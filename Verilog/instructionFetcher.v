==> flow/design.v <==
module instructionFetcher(LED0,clock,switches,state,instruction,opCode,regID1,regID2,immValue);
input [7:0] switches;  
input clock;  
input [2:0] state;  
output reg [17:0] instruction;  
output reg [3:0] opCode;
output reg [2:0] regID1,regID2;
output reg [7:0] immValue;
output reg LED0=0;
	always@(posedge clock)begin
		case(state)
			0 : begin  
				opCode <= switches;
			end
			1 : begin  
				regID1 <= switches;
			end
			2 : begin 
				regID2 <= switches;
			end
			3 : begin 
				immValue <= switches;
				if (immValue==192) LED0<=1;
				else LED0<=0;
			end
		endcase
			instruction[17:14] <= opCode;
			instruction[13:11] <= regID1;
			instruction[10:8] <= regID2;
			instruction[7:0] <= immValue;
	end
endmodule
module instructionMemory(clock,instruction,instructionDone,reset,state,instructionMem0,
instructionMem1,instructionMem2,instructionMem3,instructionMem4,
instructionMem5,instructionMem6,instructionMem7,instructionMem8,instructionMem9,instructionsSet);
input clock,reset;
input [2:0] state;
input[17:0]instruction;
input instructionDone;
reg[3:0] i = 0; 
output reg[3:0] instructionsSet = 0;  
output reg [17:0] instructionMem0,
instructionMem1,instructionMem2,instructionMem3,instructionMem4,
instructionMem5,instructionMem6,instructionMem7,instructionMem8,instructionMem9;
always@(posedge instructionDone)begin
		case(i)
			0 : instructionMem0 <= instruction;
			1 : instructionMem1 <= instruction;
			2 : instructionMem2 <= instruction;
			3 : instructionMem3 <= instruction;
			4 : instructionMem4 <= instruction;
			5 : instructionMem5 <= instruction;
			6 : instructionMem6 <= instruction;
			7 : instructionMem7 <= instruction;
			8 : instructionMem8 <= instruction;
			9 : instructionMem9 <= instruction;
		endcase
		instructionsSet = i;  
		i = i + 1;  
		if(reset) i = 0;  
end
endmodule
* Step by step through the tools: instructionMemory *
What the tools print for instructionMemory, step after step.
Lines are those of the file above, counted from 1.
Operators: Yosys type, input widths -> output width; for muxes data width and select width s.
Library cell names are shortened.
A cell with n/a has no value.

design
  design top = instructionMemory
  clock port = instructionDone
  library = sky130hd
  library corner = tt_025C_1v80

* Word level *
Source: Yosys, flattened and elaborated, memories not mapped. Widths are those after wreduce; folded enables and synchronous resets count as part of the registers. Registers that Yosys merges into a memory's read port (data or address) are not register bits. Print and check cells do not count. Equal cells are merged and count once.

bit counts
  input port bits = 24
  elaborated cells = 23
  output and inout port bits = 184
  register bits = 188

cells by class
  equal/unequal tests = 9
  reductions and logical operators = 1
  add/sub/neg operators = 1

operators by type and width
  operator             count
  $eq 4x3->1 const B   4
  $eq 4x2->1 const B   2
  $eq 4x4->1 const B   2
  $add 4x1->4 const B  1
  $eq 4x1->1 const B   1
  $logic_not 4->1      1

* Longest topological paths *
Yosys ltp: most cells in a row. Word level: on the elaborated netlist, between registers, memories and ports. Mapped: between sequential cells and ports; inverters and the memories' decode and read muxes count.

depth
  depth in word-level cells = 1
  ABC_AREA = 0
  gate-level depth with buffers = 3

* Mapped cells and area *
The flow's flattened synthesis, as Yosys stat reports it; memories are mapped. The netlist is that of the ABC_AREA named above (0 if unset); the other value can give another one.

cell types
  cell type  count  area in all (µm²)
  edfxtp_1   180    5.41E+03
  dfxtp_1    8      160.154
  and2_1     8      50.048
  ha_1       4      50.048
  and3b_2    2      20.019
  and2b_1    2      15.014
  mux2_4     1      15.014
  nor2_1     4      15.014
  nand3_2    1      10.01
  and2b_2    1      8.758
  xnor2_1    1      8.758
  inv_1      2      7.507

synthesis totals
  cells in the netlist = 214
  mapped area = 5765.5 µm²
  area of sequential cells = 5565.3 µm²
  flip-flop cells = 188
  buffers = 0

* Path before layout *
Path of least setup slack by OpenSTA after synthesis, without wires, with an ideal clock, recovery checks aside; 20% of the period is set as input and as output delay. Where synthesis merged equal registers, the netlist keeps one of their names.

path after synthesis
  kind = register -> register
  start = reg i[0]
  end = reg instructionMem3[0]
  library setup time = 0.376 ns
  arrival = 1.098 ns
  stages on the path = 3
  data required time = 2.504 ns
  path delay = 1.474 ns
  clock period = 2.88 ns
  slack = 1.406 ns
  path buffers = 0
  time at the first pin = 0.000 ns
  period reached after synthesis = 1.474 ns

"path delay" = arrival - input delay + setup time.
"stages on the path": output pins that drive a net of the path, with the launching flip-flop's if there is one; two outputs of one cell count as two.
"period reached after synthesis" = period - worst setup slack (recovery checks aside). The figure is calculated, with input and output delays left at 20% of the set period.
The rows between start and end are the longest chain of elaborated cells between them; the timing report does not say that the signal goes this way. Where chains are equally long, one stands for them.
Each line given opens the expression or statement behind the cell; cells for indexed reads and writes are added by Yosys, which also makes memories of some case tables.

on the way, after synthesis
  cell sequence = dfxtp_1 > ha_1 > and2_1
  length of the longest elaborated chain = 1
  elaborated cells on any way between the ends = 1
  RTL lines with such cells = 1

RTL lines, path after synthesis
  element          RTL line  source
  start, declared  40        reg[3:0] i = 0;
  start, assigned  59        i = i + 1;
  start, assigned  60        if(reset) i = 0;
  $eq 4x2->1       46        case(i)
  end, assigned    50        3 : instructionMem3 <= instruction;
  end, declared    43        instructionMem1,instructionMem2,instructionMem3,instructionMem4,

* Timing after layout *
From the final timing report of run 2: the path of least setup slack in the routed layout; clock arrival at registers is part of the times.

path post-layout
  kind = register -> register
  start = reg i[3]
  end = reg instructionMem5[10]
  stages on the path = 4
  slack = 0.01 ns
  library setup time = 0.28 ns
  data required time = 1.46 ns
  path buffers = 1
  time at the first pin = 0.43 ns
  arrival = 1.45 ns
  clock period = 1.32 ns

The rows between start and end are the longest chain of elaborated cells between them; the timing report does not say that the signal goes this way. Where chains are equally long, one stands for them.

on the way, post-layout
  cell sequence = dfxtp_4 > and2b_2 > and2_4 > clkbuf_16
  length of the longest elaborated chain = 1
  elaborated cells on any way between the ends = 1
  RTL lines with such cells = 1

RTL lines, path post-layout
  element          RTL line  source
  start, declared  40        reg[3:0] i = 0;
  start, assigned  59        i = i + 1;
  start, assigned  60        if(reset) i = 0;
  $eq 4x3->1       46        case(i)
  end, assigned    52        5 : instructionMem5 <= instruction;
  end, declared    44        instructionMem5,instructionMem6,instructionMem7,instructionMem8,instructionMem9;

Hand-over note for instructionMemory

Measured results for instructionMemory: 2 stored runs of the Yosys and OpenROAD flow on sky130hd. The settings differ; the order carries no meaning. The constraints put input and output delay at 20% of the set period each and load the outputs with 0.01 pF.
By "clock period achieved" is meant the clock period of the run minus its worst setup slack. This is arithmetic on one report: input and output delays are still those of the set period (20% each).
By "time of the worst setup path" is meant the share of the clock period that the worst setup path is allowed (20% is reserved at inputs, 20% at outputs), minus its slack. Clock arrival times at its registers enter into it.
"power consumption": no workload was simulated; the value follows from the tool's default switching activity.
Among the settings, - means not set for that run.
Among the results, - means that no value is shown for the run.

item                                          run 1  run 2
period_ns                                     1.72   1.32
CORE_UTILIZATION                              65     45
PLACE_DENSITY_LB_ADDON                        0.05   0.08
CELL_PAD_IN_SITES_DETAIL_PLACEMENT            2      1
TNS_END_PERCENT                               30     -
GPL_TIMING_DRIVEN                             0      -
CTS_CLUSTER_SIZE                              84     12
CTS_CLUSTER_DIAMETER                          304    -
CAP_MARGIN                                    20     10
CORE_MARGIN                                   2      3
SLEW_MARGIN                                   20     20
SETUP_SLACK_MARGIN                            -      0.39
CORE_ASPECT_RATIO                             -      1.22
chip area after synthesis (Yosys) (µm²)       -      5765.5
worst hold slack in the final report (ns)     -      0.508
die outline area (µm²)                        -      14213.6
worst slack on setup checks (ns)              -      0.013
standard-cell area of the final layout (µm²)  -      8831.0
summed negative setup slack (ns)              -      0.000
power consumption (mW)                        -      12.773
clock period achieved (ns)                    -      1.307
utilization after routing                     -      0.707
time of the worst setup path (ns)             -      1.31
worst setup path type                         -      register -> register

Run 1: no final report: placement broke off with DPL-0033

End of note.
