==> flow/design.v <==
module setOpCodeDisplay(clock, opCode, display3,display2,display1,display0);
input clock;
input [3:0] opCode;
output reg [1:7] display3,display2,display1,display0;
always@(posedge clock)
	case(opCode)
	4'b0000 : begin  
	display3 <= 7'b1111111;  
	display2 <= 7'b0001000;  
	display1 <= 7'b1000010;  
	display0 <= 7'b1000010;  
	end
	4'b0001 : begin  
	display3 <= 7'b1111111;  
	display2 <= 7'b0100100;  
	display1 <= 7'b1100011;  
	display0 <= 7'b1100000;  
	end
	4'b0010 : begin  
	display3 <= 7'b1111111;  
	display2 <= 7'b1101111;  
	display1 <= 7'b1101010;  
	display0 <= 7'b1100011;  
	end
	4'b0011 : begin  
	display3 <= 7'b1111111;  
	display2 <= 7'b0001000;  
	display1 <= 7'b1101010;  
	display0 <= 7'b1000010;  
	end
	4'b0100 : begin  
	display3 <= 7'b1111111;  
	display2 <= 7'b1111111;  
	display1 <= 7'b1100010;  
	display0 <= 7'b1111010;  
	end
	4'b0101 : begin  
	display3 <= 7'b0110000;  
	display2 <= 7'b1001000;  
	display1 <= 7'b1100010;  
	display0 <= 7'b1111010;  
	end
	4'b0110 : begin  
	display3 <= 7'b1111111;  
	display2 <= 7'b1101111;  
	display1 <= 7'b1101010;  
	display0 <= 7'b1110010;  
	end
	4'b0111 : begin  
	display3 <= 7'b1111111;  
	display2 <= 7'b1111111;  
	display1 <= 7'b0100100;  
	display0 <= 7'b1111010;  
	end
	4'b1000 : begin  
	display3 <= 7'b1111111;  
	display2 <= 7'b1111111;  
	display1 <= 7'b0100100;  
	display0 <= 7'b1110001;  
	end
	4'b1001 : begin  
	display3 <= 7'b1111111;  
	display2 <= 7'b1111111;  
	display1 <= 7'b1110010;  
	display0 <= 7'b0011000;  
	end
	4'b1010 : begin  
	display3 <= 7'b1110001;  
	display2 <= 7'b0000001;  
	display1 <= 7'b0001000;  
	display0 <= 7'b1000010;  
	end
	4'b1011 : begin  
	display3 <= 7'b1111111;  
	display2 <= 7'b1111111;  
	display1 <= 7'b1111111;  
	display0 <= 7'b0010010;  
	end
	4'b1100 : begin  
	display3 <= 7'b1111010;  
	display2 <= 7'b1101010;  
	display1 <= 7'b1100010;  
	display0 <= 7'b1100011;  
	end
	4'b1101 : begin  
	display3 <= 7'b1111111;  
	display2 <= 7'b1100000;  
	display1 <= 7'b1111010;  
	display0 <= 7'b0110000;  
	end
	4'b1110 : begin  
	display3 <= 7'b1111111;  
	display2 <= 7'b1100000;  
	display1 <= 7'b1111010;  
	display0 <= 7'b0100000;  
	end
	4'b1111 : begin  
	display3 <= 7'b1111111;  
	display2 <= 7'b0001111;  
	display1 <= 7'b1100000;  
	display0 <= 7'b1000010;  
	end
	endcase
endmodule
module setRegDisplay(clock, regID, display3,display2,display1,display0);
input clock;
input [3:0] regID;
output reg [1:7] display3,display2,display1,display0;
always@(posedge clock)begin
	case(regID)
	4'b0000 : begin  
	display3 <= 7'b1111010;  
	display2 <= 7'b0110000;  
	display1 <= 7'b0000100;  
	display0 <= 7'b0000001;  
	end
	4'b0001 : begin  
	display3 <= 7'b1111010;  
	display2 <= 7'b0110000;  
	display1 <= 7'b0000100;  
	display0 <= 7'b1001111;  
	end
	4'b0010 : begin  
	display3 <= 7'b1111010;  
	display2 <= 7'b0110000;  
	display1 <= 7'b0000100;  
	display0 <= 7'b0010010;  
	end
	4'b0011 : begin 
	display3 <= 7'b1111010;  
	display2 <= 7'b0110000;  
	display1 <= 7'b0000100;  
	display0 <= 7'b0000110;  
	end
	4'b0100 : begin 
	display3 <= 7'b1111010;  
	display2 <= 7'b0110000;  
	display1 <= 7'b0000100;  
	display0 <= 7'b1001100;  
	end
	4'b0101 : begin 
	display3 <= 7'b1111010;  
	display2 <= 7'b0110000;  
	display1 <= 7'b0000100;  
	display0 <= 7'b0100100;  
	end
	4'b0110 : begin 
	display3 <= 7'b1111010;  
	display2 <= 7'b0110000;  
	display1 <= 7'b0000100;  
	display0 <= 7'b0100000;  
	end
	4'b0111 : begin 
	display3 <= 7'b1111010;  
	display2 <= 7'b0110000;  
	display1 <= 7'b0000100;  
	display0 <= 7'b0001111;  
	end
	endcase
end
endmodule
module setImmValueDisplay(clock,Q,immValue,display3,display2,display1,display0);
	input clock;
	input [2:0] Q;
	output reg [1:7] display3,display2,display1,display0;
	input [7:0] immValue;  
	reg [3:0] noRem1=0;  
	reg [3:0] noRem2=0;
	reg [11:0] BCD = 0;  
	reg [7:0] test=192;
	always@(posedge clock)begin
		BCD[3:0] = immValue % 10;  
		noRem1 = (immValue-BCD[3:0])/10;
		BCD[7:4] = noRem1 % 10;  
		noRem2 = (noRem1-BCD[7:4])/10;
		BCD[11:8] = noRem2 % 10;  
		display3 = 7'b0000001;  
		case(BCD[11:8])   
			0: display2<=7'b0000001; 
			1: display2<=7'b1001111; 
			2: display2<=7'b0010010; 
			3: display2<=7'b0000110; 
			4: display2<=7'b1001100; 
			5: display2<=7'b0100100; 
			6: display2<=7'b0100000; 
			7: display2<=7'b0001111; 
			8: display2<=7'b0000000; 
			9: display2<=7'b0000100; 
		endcase
		case(BCD[7:4])   
			0: display1<=7'b0000001; 
			1: display1<=7'b1001111; 
			2: display1<=7'b0010010; 
			3: display1<=7'b0000110; 
			4: display1<=7'b1001100; 
			5: display1<=7'b0100100; 
			6: display1<=7'b0100000; 
			7: display1<=7'b0001111; 
			8: display1<=7'b0000000; 
			9: display1<=7'b0000100; 
		endcase
		case(BCD[3:0])   
			0: display0<=7'b0000001; 
			1: display0<=7'b1001111; 
			2: display0<=7'b0010010; 
			3: display0<=7'b0000110; 
			4: display0<=7'b1001100; 
			5: display0<=7'b0100100; 
			6: display0<=7'b0100000; 
			7: display0<=7'b0001111; 
			8: display0<=7'b0000000; 
			9: display0<=7'b0000100; 
		endcase
	end
endmodule
module setDisplay(clock,Q,regID1,regID2,reg0,reg1,reg2,reg3,reg4,
	reg5,reg6,reg7,display3,display2,display1,display0);
	input clock;
	input [2:0] Q;
	input [3:0] regID1,regID2;
	input [7:0] reg0,reg1,reg2,reg3,reg4,reg5,reg6,reg7;
	output reg [1:7] display3,display2,display1,display0;
	reg [7:0] displayReg=0;  
	reg [3:0] noRem1=0;  
	reg [3:0] noRem2=0;
	reg [11:0] BCD = 0;  
	always@(posedge clock)begin
		case(Q)
		0 : ;
		1 : begin  
			case(regID1)
			4'b0000 : displayReg <= reg0;
			4'b0001 : displayReg <= reg1;
			4'b0010 : displayReg <= reg2;
			4'b0011 : displayReg <= reg3;
			4'b0100 : displayReg <= reg4;
			4'b0101 : displayReg <= reg5;
			4'b0110 : displayReg <= reg6;
			4'b0111 : displayReg <= reg7;
			endcase
		end
		2 : begin  
			case(regID2)
			4'b0000 : displayReg <= reg0;
			4'b0001 : displayReg <= reg1;
			4'b0010 : displayReg <= reg2;
			4'b0011 : displayReg <= reg3;
			4'b0100 : displayReg <= reg4;
			4'b0101 : displayReg <= reg5;
			4'b0110 : displayReg <= reg6;
			4'b0111 : displayReg <= reg7;
			endcase
		end
		3 : begin  
			case(regID1)
			4'b0000 : displayReg <= reg0;
			4'b0001 : displayReg <= reg1;
			4'b0010 : displayReg <= reg2;
			4'b0011 : displayReg <= reg3;
			4'b0100 : displayReg <= reg4;
			4'b0101 : displayReg <= reg5;
			4'b0110 : displayReg <= reg6;
			4'b0111 : displayReg <= reg7;
			endcase
		end
		endcase
		BCD[3:0] = displayReg % 10;  
		noRem1 = (displayReg-BCD[3:0])/10;
		BCD[7:4] = noRem1 % 10;  
		noRem2 = (noRem1-BCD[7:4])/10;
		BCD[11:8] = noRem2 % 10;  
		display3 = 7'b0000001;  
		case(BCD[11:8])   
			0: display2<=7'b0000001; 
			1: display2<=7'b1001111; 
			2: display2<=7'b0010010; 
			3: display2<=7'b0000110; 
			4: display2<=7'b1001100; 
			5: display2<=7'b0100100; 
			6: display2<=7'b0100000; 
			7: display2<=7'b0001111; 
			8: display2<=7'b0000000; 
			9: display2<=7'b0000100; 
		endcase
		case(BCD[7:4])   
			0: display1<=7'b0000001; 
			1: display1<=7'b1001111; 
			2: display1<=7'b0010010; 
			3: display1<=7'b0000110; 
			4: display1<=7'b1001100; 
			5: display1<=7'b0100100; 
			6: display1<=7'b0100000; 
			7: display1<=7'b0001111; 
			8: display1<=7'b0000000; 
			9: display1<=7'b0000100; 
		endcase
		case(BCD[3:0])   
			0: display0<=7'b0000001; 
			1: display0<=7'b1001111; 
			2: display0<=7'b0010010; 
			3: display0<=7'b0000110; 
			4: display0<=7'b1001100; 
			5: display0<=7'b0100100; 
			6: display0<=7'b0100000; 
			7: display0<=7'b0001111; 
			8: display0<=7'b0000000; 
			9: display0<=7'b0000100; 
		endcase
	end
endmodule
# Reports on setDisplay
# The steps from the RTL of setDisplay to its reports follow in flow order.
# Line numbers count from 1 in the design file above.
# Cell names lack the library's common part.
# The mark - stands for no value.
[design] design="setDisplay" clk_port="clock" cell_library="sky130hd" pvt_corner="tt_025C_1v80"

# After elaboration
# Yosys after proc, flatten, opt, wreduce and memory -nomap, before mapping. Memory bits, and registers merged into a memory's read port (data or address), are not among the register bits. Print and check cells are not counted. Equal cells are merged and count once.
[word_totals] inputBits=76 reg_bits=29 out_inout_bits=28 elab_cells=74
[op_classes] div=5 reduce_and_logical=11 add_sub_neg=2 muxes=6 equal=46
[op_table] cell="32-bit by 4-bit divider with 32-bit output with constant B" count=2
[op_table] cell="4-bit by 4-bit modulo with 32-bit output with constant B" count=2
[op_table] cell="7-bit case mux with 10-bit select" count=3
[op_table] cell="8-bit by 4-bit modulo with 32-bit output with constant B" count=1
[op_table] cell="8-bit case mux with 8-bit select" count=2
[op_table] cell="4-bit by 3-bit == test with 1-bit output with constant B" count=20
[op_table] cell="4-bit by 2-bit == test with 1-bit output with constant B" count=10
[op_table] cell="10-bit nonzero test" count=3
[op_table] cell="4-bit == test with constant B" count=6
[op_table] cell="4-bit by 1-bit == test with 1-bit output with constant B" count=5
[op_table] cell="4-bit zero test" count=5
[op_table] cell="8-bit case mux with 2-bit select" count=1
[op_table] cell="8-bit by 4-bit subtractor with 9-bit output" count=1
[op_table] cell="9-bit by 1-bit inequality test with 1-bit output with constant B" count=1
[op_table] cell="9-bit inequality test with constant B" count=1
[op_table] cell="3-bit by 2-bit == test with 1-bit output with constant B" count=2
[op_table] cell="4-bit by 4-bit subtractor with 5-bit output" count=1
[op_table] cell="3-bit by 1-bit == test with 1-bit output with constant B" count=1
[op_table] cell="3-bit AND reduction" count=1
[op_table] cell="3-bit nonzero test" count=1
[op_table] cell="2-bit OR reduction" count=1

# Depth
# Longest topological path by Yosys (ltp), each cell counted once; first at word level (registers and memories cut), then after technology mapping (sequential cells cut; the memories' decode and read muxes count).
[logic_depth] ltp_word=9 abc_area=0 mapped_depth=38 depth_no_buf=32

# Synthesis result
# Yosys stat after the flow's synthesis: flattened, memories mapped to cells. It holds for the ABC_AREA given above (unset counts as 0); a run with the other value may have another netlist.
# The area totals of this step are shown rounded.
[synth_totals] sequential_area_um2=870.8 mapped_area_um2=4334 buffers=44 flip_flops=29 cells=557
[types] cell_type="edfxtp_1" count=29 type_area_um2=870.835
[types] cell_type="a21oi_1" count=43 type_area_um2=215.206
[types] cell_type="nor2_1" count=51 type_area_um2=191.434
[types] cell_type="mux2i_1" count=17 type_area_um2=170.163
[types] cell_type="o21ai_0" count=30 type_area_um2=150.144
[types] cell_type="ha_1" count=11 type_area_um2=137.632
[types] cell_type="nand2_1" count=35 type_area_um2=131.376
[types] cell_type="mux4_2" count=5 type_area_um2=112.608
[types] cell_type="nor3_1" count=22 type_area_um2=110.106
[types] cell_type="a221oi_1" count=12 type_area_um2=105.101
[types] cell_type="nand3_1" count=21 type_area_um2=105.101
[types] cell_type="mux2_2" count=9 type_area_um2=101.347
[types] cell_type="a22oi_1" count=13 type_area_um2=97.594
[types] cell_type="a211oi_1" count=12 type_area_um2=90.086
[types] cell_type="nor2b_1" count=14 type_area_um2=87.584
[types] cell_type="xnor2_1" count=10 type_area_um2=87.584
[types] cell_type="inv_1" count=23 type_area_um2=86.333
[types] cell_type="clkbuf_1" count=22 type_area_um2=82.579
# Other cell types: 61; their cells: 178.

# Worst setup path after synthesis
# Path of least setup slack by OpenSTA after synthesis, without wires, with an ideal clock, recovery checks aside; 20% of the period is set as input and as output delay. Where synthesis merged equal registers, the netlist keeps one of their names.
[synth_path] path_type="flip-flop to flip-flop" from="reg displayReg[5]" to="reg display2[1]" path_delay_ns=7.748 launch_ns=0.000 stages=38 tclk_ns=11.2 path_buffers=6 arrival_time_ns=7.619 required_ns=11.071 setup_slack_ns=3.452 setup_time_ns=0.129 synth_period_reached_ns=7.748
# "path_delay_ns" = arrival - input delay + setup time.
# "stages" counts driving pins, that of a launching flip-flop among them; a cell with two outputs on the path counts twice.
# "synth_period_reached_ns" = period - worst setup slack (recovery checks aside). The figure is calculated, with input and output delays left at 20% of the set period.
# Between the ends stands the longest chain of elaborated cells between them, by number of cells; it is not shown to be the way that was timed. Of several equally long chains one is given.
# A line is the first line of the expression or statement that the cell stems from. Yosys adds cells for indexed reads and writes and turns some case tables into memories.
# At most two assigning lines are given for a register; there are more.
# The path ends at the data pin of a flip-flop with enable; ways to the enable are not counted.
[synth_between] cell_sequence="edfxtp_1 > buf_2 > buf_2 > nor2_1 > inv_1 > ha_1 > nor2b_1 > maj3_1 > a211oi_1 > o221ai_1 > a31o_2 > a21boi_0 > o221ai_1 > a21oi_1 > ha_1 > clkbuf_1 > o21a_1 > o32ai_4 > (+2 left out) > o211a_1 > o31ai_1 > o2111ai_1 > a41o_4 > inv_1 > ha_1 > mux2i_1 > o21a_4 > inv_1 > ha_1 > clkbuf_1 > a21o_1 > a21o_1 > ha_1 > or2_2 > clkbuf_1 > nor3_1 > or2_1" elab_chain_cells=9 cells_between=18 lines_between=6 cone_classes="add/sub (2); div (5); eq/ne (9); mux (1); reduce/logical (1)"
[synth_lines] item="start: declaration" line=223 source="reg [7:0] displayReg=0;"
[synth_lines] item="start: assignment" line=232 source="4'b0000 : displayReg <= reg0;"
[synth_lines] item="start: assignment" line=233 source="4'b0001 : displayReg <= reg1;"
[synth_lines] item="8-bit by 4-bit modulo with 32-bit output" line=267 source="BCD[3:0] = displayReg % 10;"
[synth_lines] item="8-bit by 4-bit subtractor with 9-bit output" line=268 source="noRem1 = (displayReg-BCD[3:0])/10;"
[synth_lines] item="32-bit by 4-bit divider with 32-bit output" line=268
[synth_lines] item="4-bit by 4-bit modulo with 32-bit output" line=269 source="BCD[7:4] = noRem1 % 10;"
[synth_lines] item="4-bit by 4-bit subtractor with 5-bit output" line=270 source="noRem2 = (noRem1-BCD[7:4])/10;"
[synth_lines] item="32-bit by 4-bit divider with 32-bit output" line=270
[synth_lines] item="4-bit by 4-bit modulo with 32-bit output" line=271 source="BCD[11:8] = noRem2 % 10;"
[synth_lines] item="4-bit == test" line=273 source="case(BCD[11:8])"
[synth_lines] item="7-bit case mux with 10-bit select" line=273
[synth_lines] item="end: assignment" line=274 source="0: display2<=7'b0000001;"
[synth_lines] item="end: assignment" line=275 source="1: display2<=7'b1001111;"
[synth_lines] item="end: declaration" line=222 source="output reg [1:7] display3,display2,display1,display0;"

# Timing after layout
# From the final timing report of run A: the path of least setup slack in the routed layout; clock arrival at registers is part of the times.
[layout_path] path_type="flip-flop to flip-flop" from="reg displayReg[5]" to="reg display2[4]" stages=33 setup_time_ns=0.24 path_buffers=1 tclk_ns=9.14 required_ns=9.17 setup_slack_ns=2.44 arrival_time_ns=6.73 launch_ns=0.27
# Between the ends stands the longest chain of elaborated cells between them, by number of cells; it is not shown to be the way that was timed. Of several equally long chains one is given.
# At most two assigning lines are given for a register; there are more.
# The path ends at the data pin of a flip-flop with enable; ways to the enable are not counted.
[layout_between] cell_sequence="edfxtp_1 > nor2_4 > inv_2 > ha_4 > nor2b_4 > maj3_2 > a211oi_4 > buf_4 > o221ai_4 > nand3_2 > o2111ai_4 > a311oi_4 > a221oi_4 > ha_4 > nand2b_1 > a21oi_4 > nor3_1 > o41ai_1 > nand3b_1 > and3_1 > a41o_4 > inv_4 > ha_4 > mux2i_1 > o21a_4 > inv_4 > ha_4 > a21o_1 > a21o_1 > ha_1 > or2_4 > nor3_2 > or2_1" elab_chain_cells=9 cells_between=18 lines_between=6 cone_classes="add/sub (2); div (5); eq/ne (9); mux (1); reduce/logical (1)"
[layout_lines] item="start: declaration" line=223 source="reg [7:0] displayReg=0;"
[layout_lines] item="start: assignment" line=232 source="4'b0000 : displayReg <= reg0;"
[layout_lines] item="start: assignment" line=233 source="4'b0001 : displayReg <= reg1;"
[layout_lines] item="8-bit by 4-bit modulo with 32-bit output" line=267 source="BCD[3:0] = displayReg % 10;"
[layout_lines] item="8-bit by 4-bit subtractor with 9-bit output" line=268 source="noRem1 = (displayReg-BCD[3:0])/10;"
[layout_lines] item="32-bit by 4-bit divider with 32-bit output" line=268
[layout_lines] item="4-bit by 4-bit modulo with 32-bit output" line=269 source="BCD[7:4] = noRem1 % 10;"
[layout_lines] item="4-bit by 4-bit subtractor with 5-bit output" line=270 source="noRem2 = (noRem1-BCD[7:4])/10;"
[layout_lines] item="32-bit by 4-bit divider with 32-bit output" line=270
[layout_lines] item="4-bit by 4-bit modulo with 32-bit output" line=271 source="BCD[11:8] = noRem2 % 10;"
[layout_lines] item="4-bit == test" line=273 source="case(BCD[11:8])"
[layout_lines] item="7-bit case mux with 10-bit select" line=273
[layout_lines] item="end: assignment" line=274 source="0: display2<=7'b0000001;"
[layout_lines] item="end: assignment" line=275 source="1: display2<=7'b1001111;"
[layout_lines] item="end: declaration" line=222 source="output reg [1:7] display3,display2,display1,display0;"

## Implementation results

Module setDisplay, platform sky130hd: 2 stored runs of the flow (Yosys, OpenROAD) with differing settings, in no particular order. Input and output delays are each 20% of the period that was set; the output load is 0.01 pF.
"achieved clock period" = clock period - worst setup slack. The figure is calculated, with input and output delays left at 20% of the set period.
"worst setup path time": the worst setup path's part of the clock period (all of it between registers, 20% less for each end at a port) less its slack. A launch clock that arrives late makes it longer, a capture clock that arrives late makes it shorter.
"power" is the tool's figure for a default switching activity; nothing was simulated.
Results are given in rounded form.
[run A] settings: period_ns=9.14, SETUP_SLACK_MARGIN=2.59, CAP_MARGIN=20, CORE_MARGIN=2, CORE_UTILIZATION=40, SLEW_MARGIN=20
[run A] result: chip area after synthesis (Yosys) 4334 um^2, die area 11680 um^2, standard-cell area of the final layout 6311 um^2, utilization 0.59, worst setup slack after layout 2.439 ns, total negative slack 0.000 ns, worst hold slack 0.705 ns, power 1965 µW, achieved clock period 6.701 ns, worst setup path time 6.70 ns, worst setup path kind flip-flop to flip-flop
[run B] settings: period_ns=5.49, CORE_UTILIZATION=19, PLACE_DENSITY_LB_ADDON=0.2, CELL_PAD_IN_SITES_GLOBAL_PLACEMENT=3, TNS_END_PERCENT=15, GPL_ROUTABILITY_DRIVEN=0, CTS_CLUSTER_SIZE=58, CAP_MARGIN=25, SLEW_MARGIN=20, MAX_ROUTING_LAYER=met5, CORE_MARGIN=2
[run B] result: chip area after synthesis (Yosys) 4334 um^2, die area 24040 um^2, standard-cell area of the final layout 7325 um^2, utilization 0.325, worst setup slack after layout -1.073 ns, total negative slack -9.834 ns, worst hold slack 0.712 ns, power 3857 µW, achieved clock period 6.563 ns, worst setup path time 6.56 ns, worst setup path kind flip-flop to flip-flop
